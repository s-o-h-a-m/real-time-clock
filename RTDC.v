==> flow/design.v <==
module RTDC(input clk,
            input rst,
            output reg [6:0] HRM, 
            output reg [6:0] HRL,
            output reg [6:0] MIN_M,
            output reg [6:0] MIN_L,
            output reg [6:0] SEC_M,
            output reg [6:0] SEC_L
);
reg [3:0] count1; 
reg [3:0] count2; 
reg [3:0] count3; 
reg [3:0] count4; 
reg [3:0] count5; 
reg [3:0] count6; 
always @(negedge clk)
begin
    if (rst==1) 
    begin
        count1<=0;
        count2<=0;  
        count3<=0;  
        count4<=0;  
        count5<=0;    
        count6<=0;    
    end
    else
    begin
        count2<=count2+1;
        if(count2==9)
        begin
            count2<=0;
            count1<=count1+1;
            if({count1,count2}==59)
            begin
                {count1,count2}<=0;
                count4=count4+1;
                if(count4==9)
                begin
                    count4<=0;
                    count3<=count3+1;
                    if({count3,count4}==59)
                    begin
                        {count3,count4}<=0;
                        count6<=count6+1;
                        if(count6==9)
                        begin
                            count6<=0;
                            count5<=count5+1;
                            if({count5,count6}==23)
                            begin
                                {count5,count6}<=0;
                            end
                        end
                    end
                end
            end
        end
    end
end 
always @(count1 or count2 or count3 or count4 or count5 or count6)
begin
case(count1)
0: SEC_M = 7'b0000001;
1: SEC_M = 7'b1001111;
2: SEC_M = 7'b0010010;
3: SEC_M = 7'b0000110;
4: SEC_M = 7'b1001100;
5: SEC_M = 7'b0100100;
6: SEC_M = 7'b0100000;
7: SEC_M = 7'b0001111;
8: SEC_M = 7'b0000000;
9: SEC_M = 7'b0000100;
default : SEC_M = 7'b1111111;
endcase
case(count2)
0: SEC_L = 7'b0000001;
1: SEC_L = 7'b1001111;
2: SEC_L = 7'b0010010;
3: SEC_L = 7'b0000110;
4: SEC_L = 7'b1001100;
5: SEC_L = 7'b0100100;
6: SEC_L = 7'b0100000;
7: SEC_L = 7'b0001111;
8: SEC_L = 7'b0000000;
9: SEC_L = 7'b0000100;
default : SEC_L = 7'b1111111;
endcase
case(count3)
0: MIN_M = 7'b0000001;
1: MIN_M = 7'b1001111;
2: MIN_M = 7'b0010010;
3: MIN_M = 7'b0000110;
4: MIN_M = 7'b1001100;
5: MIN_M = 7'b0100100;
6: MIN_M = 7'b0100000;
7: MIN_M = 7'b0001111;
8: MIN_M = 7'b0000000;
9: MIN_M = 7'b0000100;
default : MIN_M = 7'b1111111;
endcase
case(count4)
0: MIN_L = 7'b0000001;
1: MIN_L = 7'b1001111;
2: MIN_L = 7'b0010010; 
3: MIN_L = 7'b0000110;
4: MIN_L = 7'b1001100;
5: MIN_L = 7'b0100100;
6: MIN_L = 7'b0100000;
7: MIN_L = 7'b0001111;
8: MIN_L = 7'b0000000;
9: MIN_L = 7'b0000100;
default : MIN_L = 7'b1111111;
endcase
case(count5)
0: HRM = 7'b0000001;
1: HRM  =  7'b1001111;
2: HRM = 7'b0010010;
3: HRM = 7'b0000110;
4: HRM =  7'b1001100;
5: HRM = 7'b0100100;
6: HRM = 7'b0100000;
7: HRM = 7'b0001111;
8: HRM = 7'b000000;
9: HRM = 7'b0000100;
default : HRM = 7'b1111111;
endcase
case(count6)
0: HRL = 7'b0000001;
1: HRL = 7'b1001111;
2: HRL = 7'b0010010;
3: HRL = 7'b0000110;
4: HRL=  7'b1001100;
5: HRL = 7'b0100100;
6: HRL = 7'b0100000;
7: HRL = 7'b0001111;
8: HRL = 7'b0000000;
9: HRL = 760000100;
default : HRL = 7'b1111111;
endcase
end
endmodule
## Reports on RTDC

What the tools print for RTDC, step after step.
Line numbers count from 1 in the design file above.
A cell with -- has no value.

- Top: RTDC
- Clock port: clk
- Cell library: sky130hd
- Library corner: tt_025C_1v80

## After elaboration

Source: Yosys, flattened and elaborated, memories not mapped. Widths are those after wreduce. Print and check cells do not count. Equal cells are merged and count once.
Yosys's memory passes give these memory sizes; they may raise the number of words (mostly to a power of two), join words into wider ones and drop unused or constant bits.

- Register bits after elaboration: 24
- ROM bits: 672
- Clocked read ports x word width: 42
- Memories: 6
- Input port bits: 2
- Output and inout port bits: 42
- Cells after elaboration: 45

Memories:

| memory | depth | bits a word | read ports | write ports | RTL line | RTL |
|---|---|---|---|---|---|---|
| (name not given) | 16 | 7 | 1 | 0 | 63 | `case(count1)` |
| (name not given) | 16 | 7 | 1 | 0 | 76 | `case(count2)` |
| (name not given) | 16 | 7 | 1 | 0 | 89 | `case(count3)` |
| (name not given) | 16 | 7 | 1 | 0 | 102 | `case(count4)` |
| (name not given) | 16 | 7 | 1 | 0 | 115 | `case(count5)` |
| (name not given) | 16 | 7 | 1 | 0 | 128 | `case(count6)` |

- Add/subtract/negate cells: 6
- Equal/unequal tests: 6
- Multiplexer cells: 16
- Reductions and logical operators: 5

Operator list:

| kind | number |
|---|---|
| 4-bit 2-to-1 mux | 16 |
| 4-bit by 1-bit adder with 4-bit output with constant B | 6 |
| 8-bit by 6-bit == test with 1-bit output with constant B | 2 |
| 4-bit == test with constant B | 3 |
| 8-bit by 5-bit == test with 1-bit output with constant B | 1 |
| 5-bit AND reduction | 1 |
| 4-bit AND reduction | 1 |
| 3-bit AND reduction | 1 |
| 2-bit AND reduction | 1 |
| 2-bit OR reduction | 1 |

## Longest topological paths

Yosys ltp: most cells in a row. Word level: on the elaborated netlist, between registers, memories and ports. Mapped: between sequential cells and ports; inverters and the memories' decode and read muxes count.

- Depth in word-level cells: 5
- ABC_AREA: 0
- Mapped depth: 15
- Depth with buffers taken out: 13

## Synthesis result

Yosys stat after the flow's synthesis: flattened, memories mapped to cells. It holds for the ABC_AREA given above (unset counts as 0); a run with the other value may have another netlist.
The area totals of this step are shown rounded.

- Standard cells after synthesis: 433
- Mapped area: 3700 sq um
- Flip-flops: 66

Cells by type:

| type | number | area in all (sq um) |
|---|---|---|
| sky130_fd_sc_hd__dfxtp_1 | 66 | 1.32E+03 |
| sky130_fd_sc_hd__ha_1 | 45 | 563.04 |
| sky130_fd_sc_hd__a21oi_1 | 38 | 190.182 |
| sky130_fd_sc_hd__nor2_1 | 42 | 157.651 |
| sky130_fd_sc_hd__o21ai_0 | 27 | 135.13 |
| sky130_fd_sc_hd__inv_1 | 33 | 123.869 |
| sky130_fd_sc_hd__nand2_1 | 30 | 112.608 |
| sky130_fd_sc_hd__mux2i_1 | 11 | 110.106 |
| sky130_fd_sc_hd__nor3_1 | 14 | 70.067 |
| sky130_fd_sc_hd__nand3_1 | 12 | 60.058 |
| sky130_fd_sc_hd__a31oi_1 | 7 | 43.792 |
| sky130_fd_sc_hd__xor2_1 | 5 | 43.792 |
| sky130_fd_sc_hd__and2_1 | 5 | 31.28 |
| sky130_fd_sc_hd__nand2b_1 | 5 | 31.28 |
| sky130_fd_sc_hd__nor2b_1 | 5 | 31.28 |
| sky130_fd_sc_hd__o22ai_1 | 5 | 31.28 |
| sky130_fd_sc_hd__clkbuf_1 | 8 | 30.029 |
| sky130_fd_sc_hd__nor4_1 | 4 | 25.024 |

Not listed: further types 43, cells in them 71.

==> results <==
RTDC: 2 stored runs of the Yosys and OpenROAD flow on sky130hd. The settings differ; the order carries no meaning. The constraints put input and output delay at 20% of the set period each and load the outputs with 0.01 pF.
A setting shown as n/a is not set for that run.

| name | run 1 | run 2 |
|---|---|---|
| period_ns | 11.2 | 13.9 |
| CORE_UTILIZATION | 56 | 50 |
| SETUP_SLACK_MARGIN | -1.04 | n/a |
| PLACE_DENSITY_LB_ADDON | 0.1 | 0.24 |
| CORE_ASPECT_RATIO | 0.76 | n/a |
| CELL_PAD_IN_SITES_GLOBAL_PLACEMENT | 1 | 3 |
| CELL_PAD_IN_SITES_DETAIL_PLACEMENT | 1 | 0 |
| TNS_END_PERCENT | 35 | 85 |
| GPL_ROUTABILITY_DRIVEN | 1 | n/a |
| CAP_MARGIN | 35 | 20 |
| SLEW_MARGIN | 0 | 20 |
| MAX_ROUTING_LAYER | met4 | n/a |
| CORE_MARGIN | 2 | 4 |
| GPL_TIMING_DRIVEN | n/a | 1 |

Run 1: unfinished; error DPL-0033 in clock tree synthesis
Run 2: unfinished; error FLW-0024 in placement
